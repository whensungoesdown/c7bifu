==> flow/design.v <==
module c7bifu_iq (
    input              clk,
    input              resetn,
    input  [31:0]      data_addr,
    input  [63:0]      data,
    input              data_vld,
    input  [31:0]      start_addr,
    input              stall,
    input              flush,
    output             iq_full,
    output [31:0]      inst_addr,
    output [31:0]      inst,
    output             inst_vld
);
parameter DEPTH_BYTES = 128;
parameter DEPTH_WORDS = 4;
parameter WORD_BYTES = 4;
localparam PTR_WIDTH = 2;   
localparam COUNTER_WIDTH = PTR_WIDTH + 1;   
reg [31:0] queue_addr [0:DEPTH_WORDS-1];
reg [31:0] queue_data [0:DEPTH_WORDS-1];
reg [PTR_WIDTH:0] wr_ptr;      
reg [PTR_WIDTH:0] rd_ptr;      
reg [PTR_WIDTH:0] entry_count;
reg skip_first_half;
reg [31:0] expected_addr;
wire wr_en;
wire rd_en;
wire queue_full;
wire queue_empty;
wire [PTR_WIDTH-1:0] wr_ptr_idx;
wire [PTR_WIDTH-1:0] rd_ptr_idx;
always @(posedge clk or negedge resetn) begin
    if (!resetn) begin
        skip_first_half <= 1'b0;
        expected_addr <= 32'b0;
    end else if (flush) begin
        skip_first_half <= start_addr[2];
        expected_addr <= {start_addr[31:3], 3'b000};
    end else if (wr_en && skip_first_half && (data_addr == expected_addr)) begin
        skip_first_half <= 1'b0;
    end
end
wire [PTR_WIDTH:0] free_slots;
assign free_slots = DEPTH_WORDS - entry_count;
assign queue_full = (free_slots < 2);
assign queue_empty = (entry_count == 0);
assign iq_full = queue_full;
assign wr_en = data_vld && !queue_full;
assign rd_en = !stall && !queue_empty && !flush;
always @(posedge clk or negedge resetn) begin
    if (!resetn) begin
        entry_count <= {(PTR_WIDTH+1){1'b0}};
    end else if (flush) begin
        entry_count <= {(PTR_WIDTH+1){1'b0}};
    end else begin
        case ({wr_en, rd_en})
            2'b01:   entry_count <= entry_count - 1'b1;
            2'b10:   begin
                if (skip_first_half && (data_addr == expected_addr)) begin
                    entry_count <= entry_count + 1'b1;
                end else begin
                    entry_count <= entry_count + 2'b10;
                end
            end
            2'b11:   begin
                if (skip_first_half && (data_addr == expected_addr)) begin
                    entry_count <= entry_count;   
                end else begin
                    entry_count <= entry_count + 1'b1;   
                end
            end
            default: entry_count <= entry_count;
        endcase
    end
end
assign wr_ptr_idx = wr_ptr[PTR_WIDTH-1:0];
assign rd_ptr_idx = rd_ptr[PTR_WIDTH-1:0];
always @(posedge clk or negedge resetn) begin
    if (!resetn) begin
        wr_ptr <= {(PTR_WIDTH+1){1'b0}};
        rd_ptr <= {(PTR_WIDTH+1){1'b0}};
    end else if (flush) begin
        wr_ptr <= {(PTR_WIDTH+1){1'b0}};
        rd_ptr <= {(PTR_WIDTH+1){1'b0}};
    end else begin
        if (wr_en) begin
            if (skip_first_half && (data_addr == expected_addr)) begin
                wr_ptr <= wr_ptr + 1'b1;
            end else begin
                wr_ptr <= wr_ptr + 2'b10;   
            end
        end
        if (rd_en) begin
            rd_ptr <= rd_ptr + 1'b1;
        end
    end
end
integer i;
always @(posedge clk or negedge resetn) begin
    if (!resetn) begin
        for (i = 0; i < DEPTH_WORDS; i = i + 1) begin
            queue_addr[i] <= 32'b0;
            queue_data[i] <= 32'b0;
        end
    end else if (flush) begin
        for (i = 0; i < DEPTH_WORDS; i = i + 1) begin
            queue_addr[i] <= 32'b0;
            queue_data[i] <= 32'b0;
        end
    end else if (wr_en) begin
        if (skip_first_half && (data_addr == expected_addr)) begin
            queue_addr[wr_ptr_idx] <= expected_addr + 32'h4;
            queue_data[wr_ptr_idx] <= data[63:32];
        end else begin
            queue_addr[wr_ptr_idx] <= data_addr;
            queue_data[wr_ptr_idx] <= data[31:0];
            if (DEPTH_WORDS == 4) begin
                case (wr_ptr_idx)
                    2'b00: begin
                        queue_addr[2'b01] <= data_addr + 32'h4;
                        queue_data[2'b01] <= data[63:32];
                    end
                    2'b01: begin
                        queue_addr[2'b10] <= data_addr + 32'h4;
                        queue_data[2'b10] <= data[63:32];
                    end
                    2'b10: begin
                        queue_addr[2'b11] <= data_addr + 32'h4;
                        queue_data[2'b11] <= data[63:32];
                    end
                    2'b11: begin
                        queue_addr[2'b00] <= data_addr + 32'h4;
                        queue_data[2'b00] <= data[63:32];
                    end
                endcase
            end else begin
                queue_addr[(wr_ptr_idx + 1) % DEPTH_WORDS] <= data_addr + 32'h4;
                queue_data[(wr_ptr_idx + 1) % DEPTH_WORDS] <= data[63:32];
            end
        end
    end
end
reg [31:0] inst_addr_reg;
reg [31:0] inst_reg;
reg inst_vld_reg;
always @(posedge clk or negedge resetn) begin
    if (!resetn) begin
        inst_addr_reg <= 32'b0;
        inst_reg <= 32'b0;
        inst_vld_reg <= 1'b0;
    end else if (flush) begin
        inst_addr_reg <= 32'b0;
        inst_reg <= 32'b0;
        inst_vld_reg <= 1'b0;
    end else begin
        if (rd_en) begin
            inst_addr_reg <= queue_addr[rd_ptr_idx];
            inst_reg <= queue_data[rd_ptr_idx];
            inst_vld_reg <= 1'b1;
        end else begin
            inst_vld_reg <= 1'b0;
        end
    end
end
assign inst_addr = inst_addr_reg;
assign inst = inst_reg;
assign inst_vld = inst_vld_reg;
endmodule
* Tool chain data of c7bifu_iq
What the tools print for c7bifu_iq, step after step. Line numbers count from 1 in the design file above. Cell names lack the library's common part. A cell with - has no value.
Design: top module c7bifu_iq, clock clk, cell library sky130hd, timing corner tt_025C_1v80

* Word-level counts
Yosys after proc, flatten, opt, wreduce and memory -nomap, before mapping. Print and check cells are not counted. Equal cells are merged and count once.
Storage and ports: bits in registers 360, input bits 133, output and inout port bits 66, word-level cells 134
Cells by class: add/subtract/negate cells 9, order comparisons 1, equality and inequality tests 15, mux-type cells 67, reductions and logical operators 26
Operators by type and width (number):
- 2-to-1 mux 32 bit | 52
- parallel mux 32 bit (select 4 bit) | 2
- adder 32 x 3 -> 32 bit (second input constant) | 2
- == test 32 bit | 1
- 2-to-1 mux 3 bit | 8
- == test 2 bit (second input constant) | 6
- inequality test 3 x 2 -> 1 bit (second input constant) | 4
- AND reduction 3 bit | 4
- nonzero test 3 bit | 4
- adder 3 x 1 -> 3 bit (second input constant) | 3
- parallel mux 3 bit (select 3 bit) | 1
- logical AND 1 bit | 6
- == test 2 x 1 -> 1 bit (second input constant) | 3
- nonzero test 2 bit | 3
- adder 3 x 2 -> 3 bit (second input constant) | 2
- zero test 1 bit | 4
- zero test 2 bit | 2
- nonzero test 4 bit | 1
- 2-to-1 mux 1 bit | 4
- subtractor 3 x 1 -> 3 bit (second input constant) | 1
- < comparator 3 x 2 -> 1 bit (second input constant) | 1
- subtractor 3 bit (first input constant) | 1
- inequality test 3 bit (second input constant) | 1
- zero test 3 bit | 1
- AND reduction 2 bit | 1

* Depth
Longest topological path by Yosys (ltp), each cell counted once; first at word level (registers and memories cut), then after technology mapping (sequential cells cut; the memories' decode and read muxes count).
Depth: word-level depth 8, ABC_AREA 0, mapped depth 14, depth with buffers taken out 13

* After synthesis
Yosys stat after the flow's synthesis: flattened, memories mapped to cells. It holds for the ABC_AREA given above (unset counts as 0); a run with the other value may have another netlist. The area totals of this step are shown rounded.
Cell types:
- dfrtp_1 | number 358, total area 8.96E+03 um^2
- mux2i_1 | number 155, total area 1.55E+03 um^2
- nand2_1 | number 230, total area 863.328 um^2
- nor2_1 | number 202, total area 758.227 um^2
- xnor2_1 | number 85, total area 744.464 um^2
- a222oi_1 | number 64, total area 640.614 um^2
- o2bb2ai_1 | number 72, total area 630.605 um^2
- o21ai_0 | number 113, total area 565.542 um^2
- xor2_1 | number 56, total area 490.47 um^2
- a21oi_1 | number 97, total area 485.466 um^2
- a211oi_1 | number 50, total area 375.36 um^2
- mux2_2 | number 32, total area 360.346 um^2
- buf_2 | number 66, total area 330.317 um^2
- clkbuf_1 | number 73, total area 274.013 um^2
- ha_1 | number 15, total area 187.68 um^2
- a211o_1 | number 21, total area 183.926 um^2
- nand3b_1 | number 23, total area 172.666 um^2
- o41ai_1 | number 17, total area 148.893 um^2
Other cell types: 44; their cells: 241.
Synthesis totals: cell count 1970, mapped area 19300 um^2, sequential area 8960 um^2, flip-flops 358, buffer cells 188

* Worst setup path after synthesis
OpenSTA on the mapped netlist: ideal clock, no wires. The path of least setup slack (recovery checks aside). Input and output delay are each 20% of the period. Register names are those of the netlist, which keeps one name where synthesis merged equal registers.
Timing path after synthesis: path type register -> register, start point reg entry_count[1], end point reg entry_count[0], period 3.28 ns, library setup time 0.125 ns, time at the first pin 0.000 ns, data arrival time 2.475 ns, data required time 3.155 ns, slack 0.681 ns, delay of the path 2.600 ns, stages on the path 12, path buffers 2, synthesis period reached 2.599 ns
"delay of the path" = arrival - input delay + setup time. "stages on the path" counts driving pins, that of a launching flip-flop among them; a cell with two outputs on the path counts twice. "synthesis period reached" is the clock period less the worst setup slack; recovery checks do not enter. This is arithmetic on one report: input and output delays are still those of the set period (20% each). Between the ends stands the longest chain of elaborated cells between them, by number of cells; it is not shown to be the way that was timed. Of several equally long chains one is given. A line is the first line of the expression or statement that the cell stems from. Yosys adds cells for indexed reads and writes and turns some case tables into memories. At most two assigning lines are given for a register; there are more.
Between the ends, after synthesis: cell sequence dfrtp_1 -> inv_1 -> ha_1 -> ha_1 -> or3_1 -> clkbuf_1 -> inv_1 -> ha_1 -> clkbuf_1 -> nand2b_1 -> and3_1 -> mux2_2, length of the longest elaborated chain 7, elaborated cells between the ends (all ways) 16, RTL lines with such cells 7, classes of those cells 1 x add/sub; 1 x compare; 4 x eq/ne; 2 x mux; 8 x reduce/logical
RTL lines, path after synthesis:
- start, declared | RTL line 24 | reg [PTR_WIDTH:0] entry_count;
- start, assigned | RTL line 58 | 2'b01:   entry_count <= entry_count - 1'b1;
- start, assigned | RTL line 61 | entry_count <= entry_count + 1'b1;
- subtractor 3 bit | RTL line 45 | assign free_slots = DEPTH_WORDS - entry_count;
- < comparator 3 x 2 -> 1 bit | RTL line 46 | assign queue_full = (free_slots < 2);
- zero test 1 bit | RTL line 49 | assign wr_en = data_vld && !queue_full;
- logical AND 1 bit | RTL line 49
- == test 2 bit | RTL line 57 | case ({wr_en, rd_en})
- parallel mux 3 bit (select 3 bit) | RTL line 57
- 2-to-1 mux 3 bit | RTL line 54 | end else if (flush) begin
- end, assigned | RTL line 58
- end, assigned | RTL line 61
- end, declared | RTL line 24

* Worst path after layout
From the final timing report of job 1: the path of least setup slack in the routed layout; clock arrival at registers is part of the times.
Timing path post-layout: path type input -> register, start point in data_addr[30], end point reg queue_addr[3][6], period 3.22 ns, external input delay 0.64 ns, library setup time 0.06 ns, time at the first pin 0.64 ns, data arrival time 3.40 ns, data required time 3.73 ns, slack 0.33 ns, stages on the path 9, path buffers 3
Between the ends stands the longest chain of elaborated cells between them, by number of cells; it is not shown to be the way that was timed. Of several equally long chains one is given. At most two assigning lines are given for a register; there are more. Where a signal picks the word or bit written, the line may be left out of the assigning lines.
Between the ends, post-layout: cell sequence clkdlybuf4s50_1 -> xnor2_1 -> nand4_1 -> buf_4 -> nor4_1 -> nand3_1 -> buf_4 -> a2111oi_0 -> a21o_1, length of the longest elaborated chain 5, elaborated cells between the ends (all ways) 7, classes of those cells 2 x eq/ne; 3 x mux; 2 x reduce/logical
RTL lines, path post-layout:
- start, declared | RTL line 4 | input  [31:0]      data_addr,
- == test 32 bit | RTL line 112 | if (skip_first_half && (data_addr == expected_addr)) begin
- logical AND 1 bit | RTL line 112
- 2-to-1 mux 32 bit | RTL line 112
- 2-to-1 mux 32 bit | RTL line 111 | end else if (wr_en) begin
- 2-to-1 mux 32 bit | RTL line 106 | end else if (flush) begin
- end, assigned | RTL line 113 | queue_addr[wr_ptr_idx] <= expected_addr + 32'h4;
- end, assigned | RTL line 116 | queue_addr[wr_ptr_idx] <= data_addr;
- end, declared | RTL line 20 | reg [31:0] queue_addr [0:DEPTH_WORDS-1];

Add stored flow runs of c7bifu_iq

Record of 2 stored runs of the RTL-to-layout flow on c7bifu_iq, platform sky130hd. The runs are unordered. Constraints: input delay and output delay 20% of the set period each, output load 0.01 pF.
"reached clock period" is the run's clock period less its worst setup slack. It is reckoned from that one timing run; input and output delays stay at 20% of the period that was set.
"time of the worst setup path": the worst setup path's part of the clock period (all of it between registers, 20% less for each end at a port) less its slack. A launch clock that arrives late makes it longer, a capture clock that arrives late makes it shorter.
"total power of the final layout": no workload was simulated; the value follows from the tool's default switching activity.
Results are given in rounded form.

[job 1] flow files
==> flow/run.sh <==
#!/bin/bash
# the make line also repeats the synthesis and layout settings of config.mk as NAME=value (left out here)
make -C /OpenROAD-flow-scripts/flow DESIGN_CONFIG=/design/flow/config.mk WORK_HOME=/design/flow/orfs CLKGATE_MAP_FILE= finish
==> flow/config.mk <==
export PLATFORM = sky130hd
export DESIGN_NAME = c7bifu_iq
export DESIGN_NICKNAME = c7bifu_iq
export VERILOG_FILES = /design/flow/design.v
export SDC_FILE = /design/flow/constraint.sdc
export NUM_CORES = 4
export LEC_CHECK = 0
export CAP_MARGIN = 20
export CORE_MARGIN = 2
export CORE_UTILIZATION = 40
export SETUP_SLACK_MARGIN = 0.3
export SLEW_MARGIN = 20
==> flow/constraint.sdc <==
create_clock -name core_clock -period 3.22 [get_ports {clk}]
set_input_delay 0.6440 -clock core_clock [delete_from_list [all_inputs] [get_ports {clk}]]
set_output_delay 0.6440 -clock core_clock [all_outputs]
set_load 0.01 [all_outputs]

[job 1] result: total power of the final layout 16500 µW; standard-cell area after routing 24300 um^2; die footprint 50100 um^2; reached clock period 2.891 ns; utilization after layout 0.51; synthesized cell area 19300 um^2; smallest setup slack 0.329 ns; time of the worst setup path 2.25 ns; type of the worst setup path input -> register; sum of negative setup slack 0.000 ns

[job 2] flow files
==> flow/run.sh <==
#!/bin/bash
# the make line also repeats the synthesis and layout settings of config.mk as NAME=value (left out here)
make -C /OpenROAD-flow-scripts/flow DESIGN_CONFIG=/design/flow/config.mk WORK_HOME=/design/flow/orfs CLKGATE_MAP_FILE= finish
==> flow/config.mk <==
export PLATFORM = sky130hd
export DESIGN_NAME = c7bifu_iq
export DESIGN_NICKNAME = c7bifu_iq
export VERILOG_FILES = /design/flow/design.v
export SDC_FILE = /design/flow/constraint.sdc
export NUM_CORES = 4
export LEC_CHECK = 0
export ABC_AREA = 0
export CAP_MARGIN = 20
export CORE_MARGIN = 7
export CORE_UTILIZATION = 18
export CTS_CLUSTER_SIZE = 28
export GPL_TIMING_DRIVEN = 1
export MAX_ROUTING_LAYER = met4
export MIN_ROUTING_LAYER = met1
export PLACE_DENSITY_LB_ADDON = 0.1
export SETUP_SLACK_MARGIN = -0.26
export SLEW_MARGIN = 20
export TNS_END_PERCENT = 65
==> flow/constraint.sdc <==
create_clock -name core_clock -period 3.43 [get_ports {clk}]
set_input_delay 0.6860 -clock core_clock [delete_from_list [all_inputs] [get_ports {clk}]]
set_output_delay 0.6860 -clock core_clock [all_outputs]
set_load 0.01 [all_outputs]

[job 2] result: total power of the final layout 16700 µW; standard-cell area after routing 26000 um^2; die footprint 117000 um^2; reached clock period 3.241 ns; utilization after layout 0.243; synthesized cell area 19300 um^2; smallest setup slack 0.189 ns; time of the worst setup path 2.56 ns; type of the worst setup path register -> output; sum of negative setup slack 0.000 ns
